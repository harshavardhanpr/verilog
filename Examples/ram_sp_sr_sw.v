==> flow/design.v <==
`timescale 1ns / 1ps
module ram_sp_sr_sw #(parameter DATA_WIDTH = 8, parameter ADDR_WIDTH = 8, parameter RAM_DEPTH = 1 << ADDR_WIDTH)(
  input clk         ,  
  input [ADDR_WIDTH-1:0] address     ,  
  inout [DATA_WIDTH-1:0] data        ,  
  input cs          ,  
  input we          ,  
  input oe             
  );
  reg [DATA_WIDTH-1:0] data_out ;
  reg [DATA_WIDTH-1:0] mem [0:RAM_DEPTH-1];
  reg                  oe_r;
  assign data = (cs && oe &&  ! we) ? data_out : 8'bz;
  always @ (posedge clk)
  begin : MEM_WRITE
     if ( cs && we ) begin
         mem[address] = data;
     end
  end
  always @ (posedge clk)
  begin : MEM_READ
    if (cs &&  ! we && oe) begin
      data_out = mem[address];
      oe_r = 1;
    end else begin
      oe_r = 0;
    end
  end
  endmodule
Tool chain data of ram_sp_sr_sw --
What the tools print for ram_sp_sr_sw, step after step. Lines are those of the file above, counted from 1. Cell names lack the library's common part. The mark -- stands for no value.
Inputs: design top ram_sp_sr_sw, clock clk, library sky130hd, library corner tt_025C_1v80

After elaboration --
Counts by Yosys on the flattened word-level netlist (proc, flatten, opt, wreduce; memories kept). Register bits leave out memories and registers merged into their read ports (data or address); mux counts leave out enables and synchronous resets folded into registers. Print and check cells are left out. Cells with the same type and inputs are merged into one. Yosys's memory passes give these memory sizes; they may raise the number of words (mostly to a power of two), join words into wider ones and drop unused or constant bits.
Operators by class: mux-type cells 4, reduce/logical cells 6
Operators with widths (count):
- 2-to-1 mux 8 bit | 3
- logical AND 1 bit | 5
- logical NOT 1 bit | 1
- 2-to-1 mux 1 bit | 1
Storage and ports: flip-flop bits (word level) 0, RAM bits 2048, word width x clocked read ports 8, memories kept 1, input bits 12, output and inout bits 8, elaborated cells 11
Memory list:
- mem | depth 256, bits a word 8, read ports 1, wr ports 1, line 11 | reg [DATA_WIDTH-1:0] mem [0:RAM_DEPTH-1];

Logic depth --
Longest topological path by Yosys (ltp), each cell counted once; first at word level (registers and memories cut), then after technology mapping (sequential cells cut; the memories' decode and read muxes count).
Logic depth: word-level depth 4, ABC_AREA 0, depth in mapped cells 9

Synthesis result --
Yosys stat after the flow's synthesis: flattened, memories mapped to cells. It holds for the ABC_AREA given above (unset counts as 0); a run with the other value may have another netlist.
Cells by type (count):
- edfxtp_1 | 2056
- mux4_2 | 512
- a22oi_1 | 256
- nor2_1 | 259
- a21oi_1 | 128
- clkbuf_1 | 135
- o41ai_1 | 32
- buf_2 | 41
- nand2_1 | 30
- buf_1 | 29
- buf_6 | 9
- buf_4 | 11
- nand4_1 | 8
- nor2b_1 | 6
- nand3_1 | 4
- nor3b_1 | 2
- and2_1 | 2
- nand2b_1 | 2
Other cell types: 4; their cells: 4.
Mapped netlist: standard cells after synthesis 3526, synthesis area 78378.9 µm², sequential part of the area 61739.2 µm², flip-flop cells 2056

Path before layout --
Path of least setup slack by OpenSTA after synthesis, without wires, with an ideal clock, recovery checks aside; 20% of the period is set as input and as output delay. Where synthesis merged equal registers, the netlist keeps one of their names.
Timing post-synthesis: kind register to output, from reg (no name shown), to out data[0], clock period 5.44 ns, external output delay 1.088 ns, time at the first pin 0.000 ns, arrival time 3.289 ns, path slack 1.063 ns, delay of the path 3.289 ns, stages on the path 1, path buffers 0, period reached after synthesis 4.377 ns
"delay of the path" = arrival - input delay + setup time. At an output port there is no setup time. "stages on the path": output pins that drive a net of the path, with the launching flip-flop's if there is one; two outputs of one cell count as two. "period reached after synthesis" = period - worst setup slack (recovery checks aside). The figure is calculated, with input and output delays left at 20% of the set period.
Between the ends, post-synthesis: cell sequence edfxtp_1
Ends and longest elaborated chain, post-synthesis:
- to (decl) | line 5 | inout [DATA_WIDTH-1:0] data        ,
Chain of elaborated cells between the ends: none given.

Path in the finished layout --
Path of least setup slack in the final report of run 2 (OpenROAD, finished layout, wires in). Where an end is a register, its clock arrival counts in the times.
Timing post-layout: kind input to register, from in address[0], to reg (no name shown), clock period 5.06 ns, external input delay 1.01 ns, time at the first pin 1.01 ns, arrival time 4.44 ns, path slack 1.20 ns, stages on the path 9, path buffers 4
Between the ends, post-layout: cell sequence buf_8 buf_12 buf_4 buf_4 mux4_2 a22oi_1 a21oi_1 o41ai_1 nand4_1
Ends and longest elaborated chain, post-layout:
- from (decl) | line 4 | input [ADDR_WIDTH-1:0] address     ,
Chain of elaborated cells between the ends: none given.

Below are 2 stored runs of the flow (Yosys, OpenROAD; platform sky130hd) on ram_sp_sr_sw, each with its settings and what was measured, unordered. Constraints: input delay and output delay 20% of the set period each, output load 0.01 pF.
"clock period achieved" = clock period - worst setup slack. The figure is calculated, with input and output delays left at 20% of the set period.
"critical setup path time" means the part of the period allowed to the worst setup path (the constraints hold back 20% at inputs and 20% at outputs) less its slack; where the path has registers, the arrival times of their clocks count too.
"total power of the final layout": no workload was simulated; the value follows from the tool's default switching activity.

* Run 1 | settings: period_ns 7.27; CORE_UTILIZATION 67; SETUP_SLACK_MARGIN 2.11; PLACE_DENSITY_LB_ADDON 0.0; CELL_PAD_IN_SITES_DETAIL_PLACEMENT 1; ABC_AREA 1; GPL_TIMING_DRIVEN 0; CTS_CLUSTER_DIAMETER 243; SLEW_MARGIN 20; CAP_MARGIN 20; CORE_MARGIN 2 | not finished: clock tree synthesis ended with error DPL-0033
* Run 2 | settings: period_ns 5.06; CAP_MARGIN 20; CORE_MARGIN 2; CORE_UTILIZATION 40; SLEW_MARGIN 20 | results: post-route setup TNS 0.000 ns; total power of the final layout 35468 uW; worst hold slack in the final report 0.264 ns; area of the synthesized netlist 78378.9 µm²; critical setup path time 2.85 ns; worst setup path kind input to register; die size 199505.0 µm²; clock period achieved 3.857 ns; post-route utilization 0.465; setup slack of the critical path 1.203 ns; standard-cell area after layout 90485.5 µm²
